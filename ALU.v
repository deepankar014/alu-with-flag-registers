==> flow/design.v <==
module ALU #(parameter Width = 8)(input clk, input rst, input [Width-1:0] A, input [Width-1:0] B, input[2:0] opcode,output reg [Width-1:0] result, output reg z,output reg c,output reg n, output reg v);
reg [Width:0] temp;
reg [Width-1:0] A_reg,B_reg;
reg [2:0] opcode_reg;
reg [Width-1:0] result_reg;
reg c_temp,v_temp;
reg z_reg,n_reg;
always @(posedge clk or posedge rst) begin
    if(rst) begin
        A_reg <= 0;
        B_reg <= 0;
        opcode_reg <= 0;
        result_reg <= 0;
        c_temp <= 0;
        v_temp <= 0;
        z_reg <= 0;
        n_reg <= 0;
        result <= 0;
        c <= 0;
        v <= 0;
        z <= 0;
        n <= 0;
    end else begin
        A_reg <=A;
        B_reg <=B;
        opcode_reg <=opcode;
    case(opcode_reg)
        3'b000: begin
          {c_temp, result_reg} <= A_reg + B_reg;
           v_temp <= ((A_reg[Width-1]) & (B_reg[Width-1]) & ~result_reg[Width-1]) | (~A_reg[Width-1] & ~B_reg[Width-1] & result_reg[Width-1]);
        end
        3'b001: begin
           result_reg <= A_reg - B_reg;
           c_temp <= (A_reg<B_reg);
           v_temp <= (~A_reg[Width-1] & B_reg[Width-1] & result_reg[Width-1]) | (A_reg[Width-1] & ~B_reg[Width-1] & ~result_reg[Width-1]);
        end
        3'b010: result_reg <= A_reg&B_reg;
        3'b011: result_reg <= A_reg|B_reg;
        3'b100: result_reg <= A_reg^B_reg;
        3'b101: result_reg <= ~A_reg;
        3'b110: result_reg <= ~B_reg;
        default: result_reg <= {Width{1'b0}};
    endcase
        result <= result_reg;
        c <= c_temp;
        v <=v_temp;
        z_reg<= (result_reg == {Width{1'b0}});
        n_reg<= result_reg[Width-1];
        z <= z_reg;
        n <= n_reg;
    end
end
endmodule
[From RTL to reports: ALU]
Tool output for the design above, in the order of the flow.
Lines are those of the file above, counted from 1.
Library cell names are shortened.
A cell with n/a has no value.
Design
  top module: ALU
  clock input: clk
  cell library: sky130hd
  corner: tt_025C_1v80

[Word level]
Yosys after proc, flatten, opt, wreduce and memory -nomap, before mapping. Memory bits, and registers merged into a memory's read port (data or address), are not among the register bits. Print and check cells are not counted. Equal cells are merged and count once.
Storage and ports
  word-level cells: 46
  memories kept: 0
  clocked read ports x word width: 0
  bits in registers: 43
  RAM bits: 0
  memory bits (read-only): 0
  output and inout port bits: 12
  bits in latches: 0
  input bits: 21
Operators by class
  reductions and logical operators: 3
  bitwise operators: 18
  order comparisons: 1
  shift-type cells: 0
  multipliers: 0
  eq/ne operators: 6
  div/mod/pow operators: 0
  muxes and demuxes: 3
  $add $sub $neg: 2
Operators by type and width (count)
  8-bit parallel mux with 7-bit select: 1
  8-bit inverter: 2
  3-bit equality test (second input constant): 3
  8-bit by 8-bit adder with 9-bit output: 1
  1-bit bitwise AND: 8
  8-bit subtractor: 1
  8-bit less-than comparator: 1
  8-bit bitwise AND: 1
  8-bit bitwise OR: 1
  8-bit XOR: 1
  8-bit zero test: 1
  3-bit by 2-bit equality test with 1-bit output (second input constant): 2
  1-bit parallel mux with 2-bit select: 2
  1-bit inverter: 3
  3-bit by 1-bit equality test with 1-bit output (second input constant): 1
  3-bit zero test: 1
  1-bit bitwise OR: 2
  2-bit nonzero test: 1

[Longest topological paths]
Longest topological path by Yosys (ltp), each cell counted once; first at word level (registers and memories cut), then after technology mapping (sequential cells cut; the memories' decode and read muxes count).
Depth
  depth in word-level cells: 5
  ABC_AREA: 0
  depth in mapped cells: 10

[Mapped cells and area]
Yosys stat after the flow's synthesis: flattened, memories mapped to cells. It holds for the ABC_AREA given above (unset counts as 0); a run with the other value may have another netlist.
Cell types
  dfrtp_1: count 42, total area 1.05E+03 sq um
  ha_1: count 26, total area 325.312 sq um
  inv_1: count 25, total area 93.84 sq um
  a21oi_1: count 12, total area 60.058 sq um
  nand2_1: count 15, total area 56.304 sq um
  a211oi_1: count 6, total area 45.043 sq um
  mux4_2: count 2, total area 45.043 sq um
  o22ai_1: count 7, total area 43.792 sq um
  nor2_1: count 11, total area 41.29 sq um
  fa_1: count 2, total area 40.038 sq um
  mux2i_1: count 4, total area 40.038 sq um
  a21o_1: count 5, total area 37.536 sq um
  xnor2_1: count 4, total area 35.034 sq um
  buf_2: count 6, total area 30.029 sq um
  o21a_1: count 4, total area 30.029 sq um
  o31ai_1: count 4, total area 30.029 sq um
  o21ai_0: count 5, total area 25.024 sq um
  buf_6: count 2, total area 22.522 sq um
Not listed: further types 30, cells in them 44.
Synthesis totals
  cells in the netlist: 226
  mapped area: 2368.5 sq um
  mapped flip-flops: 42
  buffers: 12

[Path before layout]
Path of least setup slack by OpenSTA after synthesis, without wires, with an ideal clock, recovery checks aside; 20% of the period is set as input and as output delay. Where synthesis merged equal registers, the netlist keeps one of their names.
Timing path post-synthesis
  path type: register to register
  start point: reg A_reg[0]
  end point: reg c_temp
  required time: 2.489 ns
  delay of the path: 2.031 ns
  data arrival time: 1.930 ns
  path buffers: 0
  driving pins on the path: 11
  slack: 0.559 ns
  period: 2.59 ns
  period reached after synthesis: 2.031 ns
"delay of the path" is the arrival time less input delay plus setup time.
"driving pins on the path": output pins that drive a net of the path, with the launching flip-flop's if there is one; two outputs of one cell count as two.
"period reached after synthesis" is the clock period less the worst setup slack; recovery checks do not enter. This is arithmetic on one report: input and output delays are still those of the set period (20% each).
Between the ends stands the longest chain of elaborated cells between them, by number of cells; it is not shown to be the way that was timed. Of several equally long chains one is given.
A line is the first line of the expression or statement that the cell stems from. Yosys adds cells for indexed reads and writes and turns some case tables into memories.
On the way, post-synthesis
  path through: dfrtp_1 inv_1 ha_1 inv_1 fa_1 nor3b_2 o31ai_1 a21o_1 a21oi_1 o21ba_1 o311ai_2
  length of the longest elaborated chain: 2
  elaborated cells between the ends (all ways): 3
  classes of those cells: add/sub: 1; compare: 1; mux: 1
RTL lines, path post-synthesis
  start: declaration: RTL line 3  | reg [Width-1:0] A_reg,B_reg;
  start: assignment: RTL line 10  | A_reg <= 0;
  start: assignment: RTL line 24  | A_reg <=A;
  8-bit less-than comparator: RTL line 34  | c_temp <= (A_reg<B_reg);
  1-bit parallel mux with 2-bit select: RTL line 27  | case(opcode_reg)
  end: assignment: RTL line 14  | c_temp <= 0;
  end: assignment: RTL line 34
  end: declaration: RTL line 6  | reg c_temp,v_temp;

[Worst path after layout]
From the final timing report of stored run 1: the path of least setup slack in the routed layout; clock arrival at registers is part of the times.
Timing path post-layout
  path type: register to register
  start point: reg A_reg[0]
  end point: reg c_temp
  path buffers: 0
  data arrival time: 2.29 ns
  driving pins on the path: 11
  required time: 2.36 ns
  slack: 0.06 ns
  period: 2.16 ns
Between the ends stands the longest chain of elaborated cells between them, by number of cells; it is not shown to be the way that was timed. Of several equally long chains one is given.
On the way, post-layout
  path through: dfrtp_1 inv_2 ha_4 inv_2 fa_2 nor3b_4 o31ai_1 a21o_1 a21oi_1 o21ba_1 o311ai_2
  length of the longest elaborated chain: 2
  elaborated cells between the ends (all ways): 3
  classes of those cells: add/sub: 1; compare: 1; mux: 1
RTL lines, path post-layout
  start: declaration: RTL line 3  | reg [Width-1:0] A_reg,B_reg;
  start: assignment: RTL line 10  | A_reg <= 0;
  start: assignment: RTL line 24  | A_reg <=A;
  8-bit less-than comparator: RTL line 34  | c_temp <= (A_reg<B_reg);
  1-bit parallel mux with 2-bit select: RTL line 27  | case(opcode_reg)
  end: assignment: RTL line 14  | c_temp <= 0;
  end: assignment: RTL line 34
  end: declaration: RTL line 6  | reg c_temp,v_temp;

Hand-over note for ALU

Below are 2 stored runs of the flow (Yosys, OpenROAD; platform sky130hd) on ALU, each with its settings and what was measured, unordered. Constraints: input delay and output delay 20% of the set period each, output load 0.01 pF.
By "achieved clock period" is meant the clock period of the run minus its worst setup slack. This is arithmetic on one report: input and output delays are still those of the set period (20% each).
"power": no workload was simulated; the value follows from the tool's default switching activity.

Stored run 1
==> flow/run.sh <==
#!/bin/bash
# the make line also repeats the synthesis and layout settings of config.mk as NAME=value (left out here)
make -C /OpenROAD-flow-scripts/flow DESIGN_CONFIG=/design/flow/config.mk WORK_HOME=/design/flow/orfs CLKGATE_MAP_FILE= finish
==> flow/config.mk <==
export PLATFORM = sky130hd
export DESIGN_NAME = ALU
export DESIGN_NICKNAME = ALU
export VERILOG_FILES = /design/flow/design.v
export SDC_FILE = /design/flow/constraint.sdc
export NUM_CORES = 4
export LEC_CHECK = 0
export CAP_MARGIN = 20
export CORE_MARGIN = 2
export CORE_UTILIZATION = 40
export SETUP_SLACK_MARGIN = 0.41
export SLEW_MARGIN = 20
==> flow/constraint.sdc <==
create_clock -name core_clock -period 2.16 [get_ports {clk}]
set_input_delay 0.4320 -clock core_clock [delete_from_list [all_inputs] [get_ports {clk}]]
set_output_delay 0.4320 -clock core_clock [all_outputs]
set_load 0.01 [all_outputs]

==> results of stored run 1 <==
chip area after synthesis (Yosys): 2368.5 sq um
die area: 6552.9 sq um
standard-cell area of the final layout: 3110.5 sq um
worst setup slack after layout: 0.062 ns
power: 2020 µW
achieved clock period: 2.098 ns

Stored run 2
==> flow/run.sh <==
#!/bin/bash
# the make line also repeats the synthesis and layout settings of config.mk as NAME=value (left out here)
make -C /OpenROAD-flow-scripts/flow DESIGN_CONFIG=/design/flow/config.mk WORK_HOME=/design/flow/orfs CLKGATE_MAP_FILE= finish
==> flow/config.mk <==
export PLATFORM = sky130hd
export DESIGN_NAME = ALU
export DESIGN_NICKNAME = ALU
export VERILOG_FILES = /design/flow/design.v
export SDC_FILE = /design/flow/constraint.sdc
export NUM_CORES = 4
export LEC_CHECK = 0
export ABC_AREA = 0
export CAP_MARGIN = 20
export CELL_PAD_IN_SITES_GLOBAL_PLACEMENT = 0
export CORE_MARGIN = 2
export CORE_UTILIZATION = 66
export GPL_TIMING_DRIVEN = 0
export HOLD_SLACK_MARGIN = 0.17
export MAX_ROUTING_LAYER = met5
export MIN_ROUTING_LAYER = met1
export PLACE_DENSITY_LB_ADDON = 0.27
export SETUP_SLACK_MARGIN = 0.16
export SLEW_MARGIN = 30
==> flow/constraint.sdc <==
create_clock -name core_clock -period 1.51 [get_ports {clk}]
set_input_delay 0.3020 -clock core_clock [delete_from_list [all_inputs] [get_ports {clk}]]
set_output_delay 0.3020 -clock core_clock [all_outputs]
set_load 0.01 [all_outputs]

==> results of stored run 2 <==
chip area after synthesis (Yosys): 2368.5 sq um
die area: 4083.8 sq um
standard-cell area of the final layout: 3268.1 sq um
worst setup slack after layout: -0.994 ns
power: 2998 µW
achieved clock period: 2.504 ns

End of note.
